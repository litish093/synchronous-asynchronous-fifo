==> flow/design.v <==
`timescale 1ns / 1ps
module Sfifo(wen,ren,rst,clk,datain,dataout,full,empty);
input wen,ren,rst;
input clk;
input [2:0]datain;
output reg [2:0]dataout;
output  full,empty;
parameter depth = 8;
reg [2:0] wptr=0;
reg [2:0] rptr=0;
reg [3:0]count;
reg [2:0]mem[0:depth-1];
assign full = (count==depth);
assign empty= (count==0);
always@(posedge clk or posedge rst)
begin 
if(rst)
begin
  wptr <= 0;
end
else if(wen && !full  )
begin
  mem[wptr]<= datain;
  wptr <= wptr + 1;
end
end
always@(posedge clk or posedge rst)
begin
if (rst)
  rptr <= 0;
else if(ren  && !empty  )
begin
  dataout <= mem[rptr];
  rptr <= rptr+1;
end
end
always@(posedge clk or posedge rst)
begin
if(rst)
count<=0;
else if(wen && !ren && !full)
count<=count+1;
else if(ren && !wen && !empty)
count<=count-1;
else if(wen && ren)
count<=count;
end
endmodule
## Tool chain data of Sfifo

What the tools print for Sfifo, step after step.
Lines are those of the file above, counted from 1.
Cell names lack the library's common part.
The mark -- stands for no value.

| set-up | value |
|---|---|
| top | Sfifo |
| clock input | clk |
| cell library | sky130hd |
| library corner | tt_025C_1v80 |

## After elaboration

Counts by Yosys on the flattened word-level netlist (proc, flatten, opt, wreduce). Print and check cells are left out. Cells with the same type and inputs are merged into one.

| cells by class | value |
|---|---|
| eq/ne operators | 15 |
| mux-type cells | 3 |
| magnitude comparators | 0 |
| divide/modulo/power cells | 0 |
| bitwise operators | 1 |
| $add $sub $neg | 4 |
| shifts and indexed selects | 0 |
| $mul | 0 |
| reduce/logical cells | 23 |

Operator list:

| cell | number |
|---|---|
| 3-bit == test (second input constant) | 8 |
| 3-bit AND reduction | 8 |
| 3-bit parallel mux with 8-bit select | 1 |
| 3-bit by 2-bit == test with 1-bit output (second input constant) | 4 |
| 4-bit two-way mux | 2 |
| 1-bit logical AND | 6 |
| 3-bit by 1-bit adder with 3-bit output (second input constant) | 2 |
| 3-bit by 1-bit == test with 1-bit output (second input constant) | 2 |
| 3-bit zero test | 2 |
| 1-bit zero test | 4 |
| 4-bit by 1-bit adder with 4-bit output (second input constant) | 1 |
| 4-bit by 1-bit subtractor with 4-bit output (second input constant) | 1 |
| 4-bit == test (second input constant) | 1 |
| 4-bit zero test | 1 |
| 2-bit AND reduction | 1 |
| 2-bit nonzero test | 1 |
| 1-bit NOT | 1 |

| word-level totals | value |
|---|---|
| bits in read-only memories | 0 |
| memory cells | 0 |
| register bits | 37 |
| bits in writable memories | 0 |
| latch bits | 0 |
| word-level cells | 58 |
| word width x clocked read ports | 0 |

## Logic depth

Yosys ltp: most cells in a row. Word level: on the elaborated netlist, between registers, memories and ports. Mapped: between sequential cells and ports; inverters and the memories' decode and read muxes count.

| depth | value |
|---|---|
| word-level depth | 5 |
| ABC_AREA | 1 |
| depth in mapped cells | 12 |
| mapped depth without buffers | 12 |

## Netlist

The flow's flattened synthesis, as Yosys stat reports it; memories are mapped. The netlist is that of the ABC_AREA named above (0 if unset); the other value can give another one.

Cell types:

| type | number | area in all (um^2) |
|---|---|---|
| edfxtp_1 | 27 | 810.778 |
| dfrtp_1 | 10 | 250.24 |
| ha_1 | 14 | 175.168 |
| nand3_1 | 18 | 90.086 |
| nand2_1 | 21 | 78.826 |
| inv_1 | 17 | 63.811 |
| nor2_1 | 15 | 56.304 |
| nand4_1 | 6 | 37.536 |
| nand2_4 | 3 | 33.782 |
| nor3_1 | 6 | 30.029 |
| xor2_1 | 3 | 26.275 |
| nand2_2 | 4 | 25.024 |
| a21oi_1 | 4 | 20.019 |
| fa_1 | 1 | 20.019 |
| nor2_2 | 2 | 12.512 |
| nor2_4 | 1 | 11.261 |
| nand3_2 | 1 | 10.01 |
| o21ai_1 | 2 | 10.01 |

Not listed: further types 8, cells in them 9.

| mapped netlist | value |
|---|---|
| buffer cells | 1 |
| cells in the netlist | 164 |
| chip area (Yosys) | 0.001818 mm^2 |
| mapped flip-flops | 37 |

## Path before layout

Path of least setup slack by OpenSTA after synthesis, without wires, with an ideal clock, recovery checks aside; 20% of the period is set as input and as output delay. Where synthesis merged equal registers, the netlist keeps one of their names.

| timing path post-synthesis | value |
|---|---|
| kind | input-to-reg |
| start point | input wen |
| end point | register count[3] |
| arrival | 1.523 ns |
| path slack | 0.798 ns |
| driving pins on the path | 9 |
| buffers on the path | 0 |
| period | 2.44 ns |
| delay of the path | 1.153 ns |
| input delay | 0.488 ns |
| required time | 2.322 ns |
| period reached after synthesis | 1.642 ns |

"delay of the path" is the arrival time less input delay plus setup time.
"driving pins on the path" counts driving pins, that of a launching flip-flop among them; a cell with two outputs on the path counts twice.
"period reached after synthesis" is the clock period less the worst setup slack; recovery checks do not enter. This is arithmetic on one report: input and output delays are still those of the set period (20% each).
The rows between start and end are the longest chain of elaborated cells between them; the timing report does not say that the signal goes this way. Where chains are equally long, one stands for them.
Each line given opens the expression or statement behind the cell; cells for indexed reads and writes are added by Yosys, which also makes memories of some case tables.
At most two assigning lines are given for a register; there are more.

| on the way, post-synthesis | value |
|---|---|
| cells stage by stage | inv_2 nor2_2 nand2_4 ha_1 or2_1 nand2_1 nand3_1 nand4_1 nand2_1 |
| length of the longest elaborated chain | 5 |
| elaborated cells between the ends (all ways) | 8 |
| source lines of those cells | 2 |
| classes of those cells | mux (2); reduce/logical (6) |

RTL lines, path post-synthesis:

| what | RTL line | source |
|---|---|---|
| from (decl) | 3 | `input wen,ren,rst;` |
| 1-bit zero test | 43 | `else if(ren && !wen && !empty)` |
| 1-bit logical AND x2 | 43 |  |
| 4-bit two-way mux | 43 |  |
| 4-bit two-way mux | 41 | `else if(wen && !ren && !full)` |
| to (assign) | 42 | `count<=count+1;` |
| to (assign) | 44 | `count<=count-1;` |
| to (decl) | 11 | `reg [3:0]count;` |

## Timing after layout

Path of least setup slack in the final report of entry A (OpenROAD, finished layout, wires in). Where an end is a register, its clock arrival counts in the times.

| timing path post-layout | value |
|---|---|
| kind | reg-to-output |
| start point | register count[0] |
| end point | output full |
| external output delay | 0.68 ns |
| path slack | 1.08 ns |
| buffers on the path | 1 |
| period | 3.42 ns |
| driving pins on the path | 5 |
| required time | 2.74 ns |
| arrival | 1.65 ns |

The rows between start and end are the longest chain of elaborated cells between them; the timing report does not say that the signal goes this way. Where chains are equally long, one stands for them.
At most two assigning lines are given for a register; there are more.

| on the way, post-layout | value |
|---|---|
| cells stage by stage | dfrtp_1 nor2_4 nand2_4 inv_1 clkdlybuf4s50_1 |
| length of the longest elaborated chain | 1 |
| elaborated cells between the ends (all ways) | 1 |
| source lines of those cells | 1 |
| classes of those cells | eq/ne (1) |

RTL lines, path post-layout:

| what | RTL line | source |
|---|---|---|
| from (decl) | 11 | `reg [3:0]count;` |
| from (assign) | 42 | `count<=count+1;` |
| from (assign) | 44 | `count<=count-1;` |
| 4-bit == test | 13 | `assign full = (count==depth);` |
| to (decl) | 7 | `output  full,empty;` |

Subject: flow runs of Sfifo

Hi,

Stored flow runs of Sfifo (2 of them; Yosys, OpenROAD, sky130hd). They differ in their settings and are not a sequence. Constraints: input delay and output delay 20% of the set period each, output load 0.01 pF.
By "clock period reached" is meant the clock period of the run minus its worst setup slack. This is arithmetic on one report: input and output delays are still those of the set period (20% each).
"worst path time" means the part of the period allowed to the worst setup path (the constraints hold back 20% at inputs and 20% at outputs) less its slack; where the path has registers, the arrival times of their clocks count too.
By "total power after layout" is meant OpenSTA's value without simulated activity: inputs other than the clock are taken to toggle once in ten clock periods, and the tool carries that through the logic.
Among the settings, -- means not set for that run.

| setting or result | entry A | entry B |
|---|---|---|
| period_ns | 3.42 | 4.14 |
| CORE_UTILIZATION | 43 | 21 |
| SETUP_SLACK_MARGIN | -0.28 | 0.21 |
| PLACE_DENSITY_LB_ADDON | 0.03 | -- |
| CELL_PAD_IN_SITES_GLOBAL_PLACEMENT | 0 | -- |
| CELL_PAD_IN_SITES_DETAIL_PLACEMENT | 1 | -- |
| ABC_AREA | 1 | -- |
| GPL_TIMING_DRIVEN | 1 | -- |
| GPL_ROUTABILITY_DRIVEN | 1 | -- |
| CAP_MARGIN | 30 | 20 |
| SLEW_MARGIN | 10 | 20 |
| MIN_ROUTING_LAYER | met1 | -- |
| MAX_ROUTING_LAYER | met4 | -- |
| CORE_MARGIN | 2 | 2 |
| PLACE_DENSITY | -- | 0.65 |
| CTS_CLUSTER_DIAMETER | -- | 225 |
| total power after layout (mW) | 1.626 | 1.368 |
| worst path time (ns) | 1.65 | 1.88 |
| worst path kind | reg-to-output | input-to-reg |
| standard-cell area after layout (mm^2) | 0.002082 | 0.0021308 |
| area of the die (mm^2) | 0.0047638 | 0.0092429 |
| smallest setup slack (ns) | 1.084 | 1.428 |
| clock period reached (ns) | 2.336 | 2.712 |
| setup total negative slack (ns) | 0.000 | 0.000 |
| Yosys chip area after synthesis (mm^2) | 0.001818 | 0.001783 |

Regards
